==> flow/design.v <==
package datatype_package;
typedef enum logic [2:0] {
    EMPTY_MSG,
    WELCOME_MSG,
    READY_MSG,
    WIN_MSG,
    STOPWATCH_MSG
} msg_t;
typedef enum logic [2:0] {
    IDLE_S,
    WELCOME_S,
    READY_S,
    RUN_S,
    SHOOT_S,
    WIN_S,
    SCORE_S
} game_state_t;
typedef enum logic [6:0] {
    SEG_OFF     = 7'b1111111,
    SEG_0       = 7'b1000000,
    SEG_1       = 7'b1111001,
    SEG_2       = 7'b0100100,
    SEG_3       = 7'b0110000,
    SEG_4       = 7'b0011001,
    SEG_5       = 7'b0010010,
    SEG_6       = 7'b0000010,
    SEG_7       = 7'b1111000,
    SEG_8       = 7'b0000000,
    SEG_9       = 7'b0010000,
    SEG_G       = 7'b1000010,
    SEG_U       = 7'b1000001,
    SEG_P       = 7'b0001100,
    SEG_E       = 7'b0000110,
    SEG_R       = 7'b0101111,
    SEG_A       = 7'b0001000,
    SEG_T       = 7'b0000111,
    SEG_DASH    = 7'b0111111
} seg_symbol_t;
endpackage:datatype_package
module debouncer #(
    parameter           DB_CNT_HW_TICKS = 1048576    
) (
    input   logic       clk_i,
    input   logic       s_rst_i,
    input   logic       pin_i,                       
    output  logic       pin_state_o                  
);
localparam  DB_CNT_W    = $clog2(DB_CNT_HW_TICKS);
localparam  DB_CNT_MAX  = DB_CNT_HW_TICKS - 1;
logic [2:0]  pin_d;                                  
always_ff @(posedge clk_i) begin
    pin_d[0] <= pin_i;
    pin_d[1] <= pin_d[0];
    pin_d[2] <= pin_d[1];
end
logic [DB_CNT_W-1:0]    db_counter;
logic                   pin_differ;
logic                   db_counter_max;
assign db_counter_max = (db_counter == DB_CNT_MAX);
assign pin_differ = pin_d[2] ^ pin_d[1];             
always_ff @(posedge clk_i) begin
    if (s_rst_i) begin
        db_counter <= '0;
    end else begin
        if (db_counter_max || pin_differ) begin
            db_counter <= '0;
        end else begin
            db_counter <= db_counter + (DB_CNT_W)'(1);
        end
    end
end
always_ff @(posedge clk_i) begin
    if (s_rst_i) begin
        pin_state_o <= 1'b0;
    end else begin
        if (db_counter_max) begin
            pin_state_o <= pin_d[2];
        end
    end
end
endmodule: debouncer
Reports on debouncer
Tool output for the design above, in the order of the flow.
Lines are those of the file above, counted from 1.
Cell names lack the library's common part.
The mark n/a stands for no value.
Inputs
  design top: debouncer
  clock: clk_i
  cell library: sky130hd
  corner: tt_025C_1v80

After elaboration
Counts by Yosys on the flattened word-level netlist (proc, flatten, opt, wreduce; memories kept). Register bits leave out memories and registers merged into their read ports (data or address); mux counts leave out enables and synchronous resets folded into registers. Print and check cells are left out. Cells with the same type and inputs are merged into one.
Operators by class
  add/subtract/negate cells: 1
  multiply operators: 0
  divide/modulo/power cells: 0
  order comparisons: 0
  eq/ne operators: 1
  shift-type cells: 0
  multiplexer cells: 0
  bitwise operators: 1
  reductions and logical operators: 2
Operators with widths (number)
  20-bit by 1-bit adder with 20-bit output with constant B: 1
  20-bit equality test with constant B: 1
  2-bit OR reduction: 1
  1-bit bitwise XOR: 1
  1-bit logical OR: 1
Word-level totals
  flip-flop bits (word level): 24
  latch bits: 0
  memory bits (writable): 0
  bits in read-only memories: 0
  clocked read ports x word width: 0
  memories kept: 0
  input port bits: 3
  output and inout bits: 1
  elaborated cells: 8

Longest topological paths
Depth = most cells in a row (Yosys ltp): at word level without a register or memory, in the mapped netlist without a sequential cell, where the memories' decode and read muxes count.
Depth
  depth after elaboration: 3
  ABC_AREA: 0
  gate-level depth with buffers: 6

Netlist
Source: synth_stat.txt of the flow (Yosys; design flattened, memories mapped). It holds for the ABC_AREA given above (unset counts as 0); a run with the other value may have another netlist.
Mapped netlist
  cell count: 108
  cell area after synthesis: 0.0009985 sq mm
  mapped flip-flops: 24
  buffers: 3
Cells by type (number)
  dfxtp_1: 24
  xor2_1: 8
  or3_1: 9
  a21oi_1: 9
  nor2_1: 12
  o21ai_0: 9
  nand3_1: 8
  and4_1: 4
  xnor2_1: 3
  nand4_1: 4
  nand4_4: 1
  nand2_1: 4
  and2_1: 2
  ha_1: 1
  nand4_2: 1
  buf_6: 1
  inv_1: 3
  o21bai_2: 1
Not listed: further types 4, cells in them 4.

Timing after synthesis
Path of least setup slack by OpenSTA after synthesis, without wires, with an ideal clock, recovery checks aside; 20% of the period is set as input and as output delay. Where synthesis merged equal registers, the netlist keeps one of their names.
Timing post-synthesis
  path kind: reg-to-reg
  from: reg db_counter[2]
  to: reg db_counter[14]
  period: 1.78 ns
  arrival: 1.414 ns
  data required time: 1.710 ns
  path slack: 0.296 ns
  path delay: 1.484 ns
  driving pins on the path: 7
  buffers on the path: 2
  synthesis period reached: 1.484 ns
"path delay" is the arrival time less input delay plus setup time.
"driving pins on the path" counts driving pins, that of a launching flip-flop among them; a cell with two outputs on the path counts twice.
"synthesis period reached" = period - worst setup slack (recovery checks aside). The figure is calculated, with input and output delays left at 20% of the set period.
Between the ends stands the longest chain of elaborated cells between them, by number of cells; it is not shown to be the way that was timed. Of several equally long chains one is given.
Each line given opens the expression or statement behind the cell; cells for indexed reads and writes are added by Yosys, which also makes memories of some case tables.
A register here has more assigning lines than the two given.
On the way, post-synthesis
  cell sequence: dfxtp_1 and4_1 buf_6 nand4_4 clkbuf_2 or3_1 a21oi_1
  length of the longest elaborated chain: 3
  elaborated cells on any way between the ends: 4
  RTL lines with such cells: 3
RTL lines, path post-synthesis
  from (decl): line 56  | logic [DB_CNT_W-1:0]    db_counter;
  from (assign): line 63  | db_counter <= '0;
  from (assign): line 68  | db_counter <= db_counter + (DB_CNT_W)'(1);
  20-bit equality test: line 59  | assign db_counter_max = (db_counter == DB_CNT_MAX);
  1-bit logical OR: line 65  | if (db_counter_max || pin_differ) begin
  2-bit OR reduction
  to (assign): line 66  | db_counter <= '0;
  to (assign): line 68
  to (decl): line 56

Timing after layout
Path of least setup slack in the final report of stored run 2 (OpenROAD, finished layout, wires in). Where an end is a register, its clock arrival counts in the times.
Timing after layout
  path kind: reg-to-reg
  from: reg db_counter[2]
  to: reg pin_state_o
  period: 1.08 ns
  arrival: 1.61 ns
  data required time: 1.33 ns
  path slack: -0.28 ns
  driving pins on the path: 5
  buffers on the path: 0
Between the ends stands the longest chain of elaborated cells between them, by number of cells; it is not shown to be the way that was timed. Of several equally long chains one is given.
A register here has more assigning lines than the two given.
On the way, after layout
  cell sequence: dfxtp_2 and4_4 nand4_4 or3_1 a21oi_1
  length of the longest elaborated chain: 1
  elaborated cells on any way between the ends: 1
  RTL lines with such cells: 1
RTL lines, path after layout
  from (decl): line 56  | logic [DB_CNT_W-1:0]    db_counter;
  from (assign): line 63  | db_counter <= '0;
  from (assign): line 68  | db_counter <= db_counter + (DB_CNT_W)'(1);
  20-bit equality test: line 59  | assign db_counter_max = (db_counter == DB_CNT_MAX);
  to (assign): line 74  | pin_state_o <= 1'b0;
  to (assign): line 77  | pin_state_o <= pin_d[2];
  to (decl): line 46  | output  logic       pin_state_o

Wiki page: debouncer / flow data

Module debouncer, platform sky130hd: 2 stored runs of the flow (Yosys, OpenROAD) with differing settings, in no particular order. Input and output delays are each 20% of the period that was set; the output load is 0.01 pF.
"achieved clock period": clock period set for the run, less the worst setup slack. It is reckoned from that one timing run; input and output delays stay at 20% of the period that was set.
"worst setup path time" is the time allowed to the run's worst setup path (the clock period less input and output delay, where it has them) less its slack. Clock arrival times count: a late capture clock shortens it, a late launch clock lengthens it.
"power" is the tool's figure for a default switching activity; nothing was simulated.

Stored run 1
==> flow/run.sh <==
#!/bin/bash
# the make line also repeats the synthesis and layout settings of config.mk as NAME=value (left out here)
make -C /OpenROAD-flow-scripts/flow DESIGN_CONFIG=/design/flow/config.mk WORK_HOME=/design/flow/orfs CLKGATE_MAP_FILE= finish
==> flow/config.mk <==
export PLATFORM = sky130hd
export DESIGN_NAME = debouncer
export DESIGN_NICKNAME = debouncer
export VERILOG_FILES = /design/flow/design.v
export SDC_FILE = /design/flow/constraint.sdc
export NUM_CORES = 4
export LEC_CHECK = 0
export CAP_MARGIN = 0
export CELL_PAD_IN_SITES_DETAIL_PLACEMENT = 2
export CORE_ASPECT_RATIO = 0.95
export CORE_MARGIN = 3
export CORE_UTILIZATION = 46
export MIN_ROUTING_LAYER = met2
export PLACE_DENSITY_LB_ADDON = 0.24
export SETUP_SLACK_MARGIN = 0.2
export SLEW_MARGIN = 35
==> flow/constraint.sdc <==
create_clock -name core_clock -period 1.08 [get_ports {clk_i}]
set_input_delay 0.2160 -clock core_clock [delete_from_list [all_inputs] [get_ports {clk_i}]]
set_output_delay 0.2160 -clock core_clock [all_outputs]
set_load 0.01 [all_outputs]

==> results of stored run 1 <==
did not finish, placement stopped with DPL-0033

Stored run 2
==> flow/run.sh <==
#!/bin/bash
# the make line also repeats the synthesis and layout settings of config.mk as NAME=value (left out here)
make -C /OpenROAD-flow-scripts/flow DESIGN_CONFIG=/design/flow/config.mk WORK_HOME=/design/flow/orfs CLKGATE_MAP_FILE= finish
==> flow/config.mk <==
export PLATFORM = sky130hd
export DESIGN_NAME = debouncer
export DESIGN_NICKNAME = debouncer
export VERILOG_FILES = /design/flow/design.v
export SDC_FILE = /design/flow/constraint.sdc
export NUM_CORES = 4
export LEC_CHECK = 0
export CAP_MARGIN = 20
export CELL_PAD_IN_SITES_GLOBAL_PLACEMENT = 2
export CORE_MARGIN = 2
export CORE_UTILIZATION = 33
export CTS_CLUSTER_DIAMETER = 54
export CTS_CLUSTER_SIZE = 88
export GPL_ROUTABILITY_DRIVEN = 0
export MAX_ROUTING_LAYER = met4
export PLACE_DENSITY_LB_ADDON = 0.21
export SLEW_MARGIN = 30
==> flow/constraint.sdc <==
create_clock -name core_clock -period 1.08 [get_ports {clk_i}]
set_input_delay 0.2160 -clock core_clock [delete_from_list [all_inputs] [get_ports {clk_i}]]
set_output_delay 0.2160 -clock core_clock [all_outputs]
set_load 0.01 [all_outputs]

==> results of stored run 2 <==
chip area after synthesis (Yosys): 0.0009985 sq mm
die area: 0.0034816 sq mm
standard-cell area of the final layout: 0.0014326 sq mm
utilization: 0.511
worst setup slack after layout: -0.279 ns
total negative slack: -4.933 ns
worst hold slack: 0.338 ns
power: 1,479 µW
achieved clock period: 1.359 ns
worst setup path time: 1.36 ns
worst setup path kind: reg-to-reg
